==> flow/design.v <==
`timescale 1 ns / 1 ps
`default_nettype wire
module pit_sv #(
    parameter integer C_S_AXI_ADDR_WIDTH = 4
)
(
    input logic                             s_axi_aclk,
    input logic                             s_axi_aresetn,
    input logic                             s_axi_awvalid,
    output logic                            s_axi_awready,
    input logic [C_S_AXI_ADDR_WIDTH-1:0]    s_axi_awaddr,
    input logic [2:0]                       s_axi_awprot,  
    input logic                             s_axi_wvalid,
    output logic                            s_axi_wready,
    input logic [31:0]                      s_axi_wdata,
    input logic [3:0]                       s_axi_wstrb,  
    output logic                            s_axi_bvalid,
    input logic                             s_axi_bready,
    output logic [1:0]                      s_axi_bresp,
    input logic                             s_axi_arvalid,
    output logic                            s_axi_arready,
    input logic [C_S_AXI_ADDR_WIDTH-1:0]    s_axi_araddr,
    input logic [2:0]                       s_axi_arprot,  
    output logic [31:0]                     s_axi_rdata,
    output logic [1:0]                      s_axi_rresp,
    output logic                            s_axi_rvalid,
    input logic                             s_axi_rready,
    output logic                            irq
);
typedef enum logic [1:0] {
    WAIT,
    WRITE,
    READ,
    RESPONSE
} state_t;
state_t write_state;
state_t read_state;
bit int_en;
bit counter_en;
bit counter_set;
logic [31:0] ctrl_reg;
logic [31:0] delay_reg;
logic [31:0] counter;
logic [C_S_AXI_ADDR_WIDTH-1:0] addr;
logic [C_S_AXI_ADDR_WIDTH-1:0] read_addr;
localparam OKAY = 2'd0;
assign s_axi_rresp = OKAY;
assign s_axi_bresp = OKAY;
always_ff @(posedge s_axi_aclk) begin
    if (!s_axi_aresetn) begin
        s_axi_awready <= 1'b0;
        s_axi_wready <= 1'b0;
        s_axi_bvalid <= 1'b0;
        delay_reg <= 32'hf;
        counter_set <= 1'b0;
        write_state <= WAIT;
    end
    else
        case(write_state)
            WAIT: begin
                s_axi_bvalid <= 1'b0;
                if (s_axi_awvalid) begin
                    s_axi_awready <= 1'b1;
                    addr <= s_axi_awaddr;
                    write_state <= WRITE;
                end
                else begin
                    write_state <= WAIT;
                end
            end
            WRITE: begin
                s_axi_wready <= 1'b1;
                s_axi_awready <= 1'b0;
                if (s_axi_wvalid) begin
                    if (addr == 4'h0) begin
                        ctrl_reg <= s_axi_wdata;
                    end
                    else if (addr == 4'h4) begin
                        delay_reg <= s_axi_wdata;
                        counter_set <= 1'b1;
                    end
                    s_axi_wready <= 1'b0;
                    write_state <= RESPONSE;
                end
                else begin
                    write_state <= WRITE;
                end
            end
            RESPONSE: begin
                s_axi_bvalid <= 1'b1;
                if (s_axi_bready) begin
                    counter_set <= 1'b0;
                    write_state <= WAIT;
                end
                else begin
                    write_state <= RESPONSE;
                end
            end
            default: begin
                write_state <= WAIT;
                delay_reg <= 32'hf;
            end
        endcase
end
always_ff @(posedge s_axi_aclk) begin
    if (!s_axi_aresetn) begin
        s_axi_arready <= 1'b0;
        s_axi_rvalid <= 1'b0;
        read_state <= WAIT;
    end
    else
        case(read_state)
            WAIT: begin
            if (s_axi_arvalid) begin
                s_axi_arready <= 1'b1;
                read_addr <= s_axi_araddr;
                read_state <= READ;
            end
            else read_state <= WAIT;
            end
            READ: begin
                if (read_addr == 4'h0) begin
                    s_axi_rdata <= ctrl_reg;
                end
                else if (read_addr == 4'h4) begin
                    s_axi_rdata <= delay_reg;
                end
                read_state <= RESPONSE;
            end
            RESPONSE: begin
                if (!s_axi_rvalid) begin
                    s_axi_arready <= 1'b0;
                    s_axi_rvalid <= 1'b1;
                    read_state <= RESPONSE;
                end
                else if (s_axi_rready) begin
                    s_axi_rvalid <= 1'b0;
                    read_state <= WAIT;
                end
                else 
                    read_state <= RESPONSE;
            end
            default: begin
                read_state <= WAIT;
            end
        endcase
end
assign int_en = ctrl_reg[1];
assign counter_en = ctrl_reg[0];
assign irq = (counter == 0) && (int_en);
always_ff @(posedge s_axi_aclk) begin
    if (!s_axi_aresetn || counter_set)
        counter <= delay_reg;
    else if (counter_en && (counter == 0))
        counter <= delay_reg;
    else if (counter_en)
        counter <= counter - 1;
end
endmodule
`timescale 1 ns / 1 ps
module pit #(
    parameter integer C_S_AXI_ADDR_WIDTH = 4
)
(
    input wire                              s_axi_aclk,
    input wire                              s_axi_aresetn,
    input wire                              s_axi_awvalid,
    output wire                             s_axi_awready,
    input wire [C_S_AXI_ADDR_WIDTH-1:0]     s_axi_awaddr,
    input wire [2:0]                        s_axi_awprot,
    input wire                              s_axi_wvalid,
    output wire                             s_axi_wready,
    input wire [31:0]                       s_axi_wdata,
    input wire [3:0]                        s_axi_wstrb,
    output wire                             s_axi_bvalid,
    input wire                              s_axi_bready,
    output wire [1:0]                       s_axi_bresp,
    input wire                              s_axi_arvalid,
    output wire                             s_axi_arready,
    input wire [C_S_AXI_ADDR_WIDTH-1:0]     s_axi_araddr,
    input wire [2:0]                        s_axi_arprot,
    output wire [31:0]                      s_axi_rdata,
    output wire [1:0]                       s_axi_rresp,
    output wire                             s_axi_rvalid,
    input wire                              s_axi_rready,
    output wire                             irq
);
	pit_sv 
        #(.C_S_AXI_ADDR_WIDTH(C_S_AXI_ADDR_WIDTH))
    pit_sv_inst (    
    .s_axi_aclk(s_axi_aclk),
    .s_axi_aresetn(s_axi_aresetn),
    .s_axi_awvalid(s_axi_awvalid),
    .s_axi_awready(s_axi_awready),
    .s_axi_awaddr(s_axi_awaddr),
    .s_axi_awprot(s_axi_awprot),
    .s_axi_wvalid(s_axi_wvalid),
    .s_axi_wready(s_axi_wready),
    .s_axi_wdata(s_axi_wdata),
    .s_axi_wstrb(s_axi_wstrb),
    .s_axi_bvalid(s_axi_bvalid),
    .s_axi_bready(s_axi_bready),
    .s_axi_bresp(s_axi_bresp),
    .s_axi_arvalid(s_axi_arvalid),
    .s_axi_arready(s_axi_arready),
    .s_axi_araddr(s_axi_araddr),
    .s_axi_arprot(s_axi_arprot),
    .s_axi_rdata(s_axi_rdata),
    .s_axi_rresp(s_axi_rresp),
    .s_axi_rvalid(s_axi_rvalid),
    .s_axi_rready(s_axi_rready),
    .irq(irq)
	);
endmodule
=== Reports on pit ===
Tool output for the design above, in the order of the flow.
Line numbers count from 1 in the design file above.
Operators carry their Yosys type and port widths (W data, S select, Z words).
Library cell names are shortened.
A cell with n/a has no value.

* Design top: pit
* Clock: s_axi_aclk
* Standard-cell library: sky130hd
* Library corner: tt_025C_1v80

=== Elaborated design ===
Source: Yosys, flattened and elaborated, memories not mapped. Widths are those after wreduce. Registers that Yosys merges into a memory's read port (data or address) are not register bits. Print and check cells do not count.

* Register bits: 146
* Elaborated cells: 84
* Input port bits: 57
* Output and inout bits: 42

* Mux-type cells: 31
* Reduce/logical cells: 24
* $add $sub $neg: 1
* Eq/ne operators: 13
* Bitwise operators: 1

{| class="wikitable"
|+ Operators with widths
! kind !! number
|-
| $mux W32 || 8
|-
| $pmux W32 S2 || 1
|-
| $sub A32 B1 Y32 const B || 1
|-
| $logic_not A32 Y1 || 1
|-
| $ne A2 B2 Y1 const B || 6
|-
| $reduce_and A3 Y1 || 4
|-
| $pmux W2 S3 || 2
|-
| $mux W1 || 11
|-
| $reduce_bool A2 Y1 || 5
|-
| $mux W2 || 5
|-
| $eq A4 B3 Y1 const B || 2
|-
| $logic_not A4 Y1 || 2
|-
| $reduce_and A4 Y1 || 2
|-
| $pmux W1 S2 || 4
|-
| $eq A2 B2 Y1 const B || 3
|-
| $reduce_and A5 Y1 || 1
|-
| $logic_not A2 Y1 || 2
|-
| $reduce_bool A3 Y1 || 1
|-
| $logic_and A1 B1 Y1 || 2
|-
| $eq A2 B1 Y1 const B || 1
|-
| $ne A2 B1 Y1 const B || 1
|-
| $reduce_and A2 Y1 || 1
|-
| $reduce_or A2 Y1 || 1
|-
| $logic_or A1 B1 Y1 || 1
|-
| $not A1 Y1 || 1
|-
| $logic_not A1 Y1 || 1
|}

=== Depth ===
Longest topological path by Yosys (ltp), each cell counted once; first at word level (registers and memories cut), then after technology mapping (sequential cells cut; the memories' decode and read muxes count).

* Depth after elaboration: 5
* ABC_AREA: 0
* Mapped depth: 8
* Mapped depth without buffers: 7

=== Netlist ===
The flow's flattened synthesis, as Yosys stat reports it; memories are mapped. The netlist is that of the ABC_AREA named above (0 if unset); the other value can give another one.
The area totals of this step are shown rounded.

{| class="wikitable"
|+ Cell types
! cell !! number !! total area (um2)
|-
| edfxtp_1 || 104 || 3.12E+03
|-
| dfxtp_1 || 44 || 880.845
|-
| mux2_4 || 26 || 390.374
|-
| mux2_2 || 32 || 360.346
|-
| nand3_1 || 36 || 180.173
|-
| nand2_1 || 46 || 172.666
|-
| a21boi_0 || 22 || 165.158
|-
| xor2_1 || 17 || 148.893
|-
| xnor2_1 || 11 || 96.342
|-
| nor4_1 || 11 || 68.816
|-
| clkbuf_1 || 16 || 60.058
|-
| nor3_1 || 12 || 60.058
|-
| a21boi_1 || 7 || 52.55
|-
| nand2b_1 || 8 || 50.048
|-
| nor2_1 || 11 || 41.29
|-
| o21ai_0 || 8 || 40.038
|-
| nor3b_1 || 5 || 37.536
|-
| buf_6 || 3 || 33.782
|}

Other cell types: 30; their cells: 60.

* Cell count: 479
* Buffers: 26
* Sequential area: 4000 um2
* Mapped area: 6400 um2
* Mapped flip-flops: 148

By module: a second synthesis without flattening, with its own total; a netlist apart from the flattened one above.

* Cells (unflattened synthesis): 482
* Area (unflattened synthesis): 6460 um2

Each row is one instance without its submodules.

{| class="wikitable"
|+ Modules
! module !! cells !! sequential area (um2) !! instances !! area (um2)
|-
| pit_sv #(C_S_AXI_ADDR_WIDTH=4) || 482 || 4000 || 1 || 6460
|-
| pit || 0 || 0.0 || 1 || 0.0
|}

=== Worst setup path after synthesis ===
Path of least setup slack by OpenSTA after synthesis, without wires, with an ideal clock, recovery checks aside; 20% of the period is set as input and as output delay. Where synthesis merged equal registers, the netlist keeps one of their names.

* Kind: input to register
* From: input s_axi_aresetn
* To: register pit_sv_inst.s_axi_rdata[0]
* Path buffers: 1
* Slack: 0.136 ns
* Period: 5.0 ns
* Stages: 3
* Arrival: 4.363 ns
* Library setup time: 0.501 ns
* Delay of the path: 3.864 ns
* Time at the first pin: 1.000 ns
* Data required time: 4.499 ns
* External input delay: 1.000 ns
* Period reached after synthesis: 4.864 ns

"delay of the path" is the arrival time less input delay plus setup time.
"stages": output pins that drive a net of the path, with the launching flip-flop's if there is one; two outputs of one cell count as two.
"period reached after synthesis" is the clock period less the worst setup slack; recovery checks do not enter. This is arithmetic on one report: input and output delays are still those of the set period (20% each).
The rows between start and end are the longest chain of elaborated cells between them; the timing report does not say that the signal goes this way. Where chains are equally long, one stands for them.
Each line given opens the expression or statement behind the cell; cells for indexed reads and writes are added by Yosys, which also makes memories of some case tables.

* Path through: clkbuf_1 > nand2_1 > nor4_1
* Cells in the longest elaborated chain: 1
* Elaborated cells between the ends (all ways): 1
* Source lines of those cells: 0
* Classes of those cells: reduce/logical (1)

{| class="wikitable"
|+ RTL lines, path post-synthesis
! what !! RTL line !! source
|-
| from (decl) || 166 || <nowiki>input wire                              s_axi_aresetn,</nowiki>
|-
| $reduce_and A3 Y1 || n/a ||
|-
| to (assign) || 123 || <nowiki>s_axi_rdata <= ctrl_reg;</nowiki>
|-
| to (assign) || 126 || <nowiki>s_axi_rdata <= delay_reg;</nowiki>
|-
| to (decl) || 24 || <nowiki>output logic [31:0]                     s_axi_rdata,</nowiki>
|}

=== Worst path after layout ===
Path of least setup slack in the final report of run A (OpenROAD, finished layout, wires in). Where an end is a register, its clock arrival counts in the times.

* Kind: register to output
* From: register pit_sv_inst.counter[0]
* To: output irq
* Output delay: 1.80 ns
* Path buffers: 1
* Time at the first pin: 0.41 ns
* Stages: 8
* Data required time: 7.20 ns
* Arrival: 3.14 ns
* Period: 9.0 ns
* Slack: 4.06 ns

The rows between start and end are the longest chain of elaborated cells between them; the timing report does not say that the signal goes this way. Where chains are equally long, one stands for them.
At most two assigning lines are given for a register; there are more.

* Path through: edfxtp_1 > inv_1 > ha_1 > nor3b_1 > nand4_1 > nor2_4 > and4_2 > clkdlybuf4s50_1
* Cells in the longest elaborated chain: 2
* Elaborated cells between the ends (all ways): 2
* Classes of those cells: reduce/logical (2)

{| class="wikitable"
|+ RTL lines, path post-layout
! what !! RTL line !! source
|-
| from (decl) || 43 || <nowiki>logic [31:0] counter;</nowiki>
|-
| from (assign) || 153 || <nowiki>counter <= delay_reg;</nowiki>
|-
| from (assign) || 155 || <nowiki>counter <= delay_reg;</nowiki>
|-
| $logic_not A32 Y1 || 150 || <nowiki>assign irq = (counter == 0) && (int_en);</nowiki>
|-
| $logic_and A1 B1 Y1 || 150 ||
|-
| to (decl) || 186 || <nowiki>output wire                             irq</nowiki>
|}

# Flow runs of pit

Design pit on sky130hd. What follows are 2 stored runs of the flow, each under its own settings; their order means nothing. The constraints put input and output delay at 20% of the set period each and load the outputs with 0.01 pF.
"reached clock period": clock period set for the run, less the worst setup slack. It is reckoned from that one timing run; input and output delays stay at 20% of the period that was set.
"critical path time": the worst setup path's part of the clock period (all of it between registers, 20% less for each end at a port) less its slack. A launch clock that arrives late makes it longer, a capture clock that arrives late makes it shorter.
"power consumption" is the tool's figure for a default switching activity; nothing was simulated.
The measured numbers are rounded.

=== Run A ===
{| class="wikitable"
! Setting !! Value
|-
| period_ns || 9.0
|-
| CORE_UTILIZATION || 25
|-
| CORE_ASPECT_RATIO || 0.91
|-
| CORE_MARGIN || 7
|-
| CELL_PAD_IN_SITES_GLOBAL_PLACEMENT || 1
|-
| GPL_TIMING_DRIVEN || 1
|-
| GPL_ROUTABILITY_DRIVEN || 1
|-
| CTS_CLUSTER_DIAMETER || 378
|-
| SLEW_MARGIN || 0
|-
| CAP_MARGIN || 20
|-
! Result !! Value
|-
| Utilization after layout || 33.3%
|-
| Reached clock period || 4.938 ns
|-
| Overall die area || 30300 um2
|-
| Post-route setup TNS || 0.000 ns
|-
| Area of the synthesized netlist || 6400 um2
|-
| Area of the standard cells in the finished layout || 8330 um2
|-
| Power consumption || 0.00175 W
|-
| Setup slack of the critical path || 4.06 ns
|-
| Critical path time || 3.14 ns
|-
| Worst setup path type || register to output
|-
| Post-route worst hold slack || 0.472 ns
|}

=== Run B ===
{| class="wikitable"
! Setting !! Value
|-
| period_ns || 5.89
|-
| CORE_UTILIZATION || 71
|-
| SETUP_SLACK_MARGIN || 0.93
|-
| PLACE_DENSITY_LB_ADDON || 0.24
|-
| CORE_MARGIN || 6
|-
| CELL_PAD_IN_SITES_GLOBAL_PLACEMENT || 3
|-
| TNS_END_PERCENT || 35
|-
| CAP_MARGIN || 35
|-
| MIN_ROUTING_LAYER || met1
|-
| MAX_ROUTING_LAYER || met4
|-
| SLEW_MARGIN || 20
|}
Did not finish, placement stopped with FLW-0024.
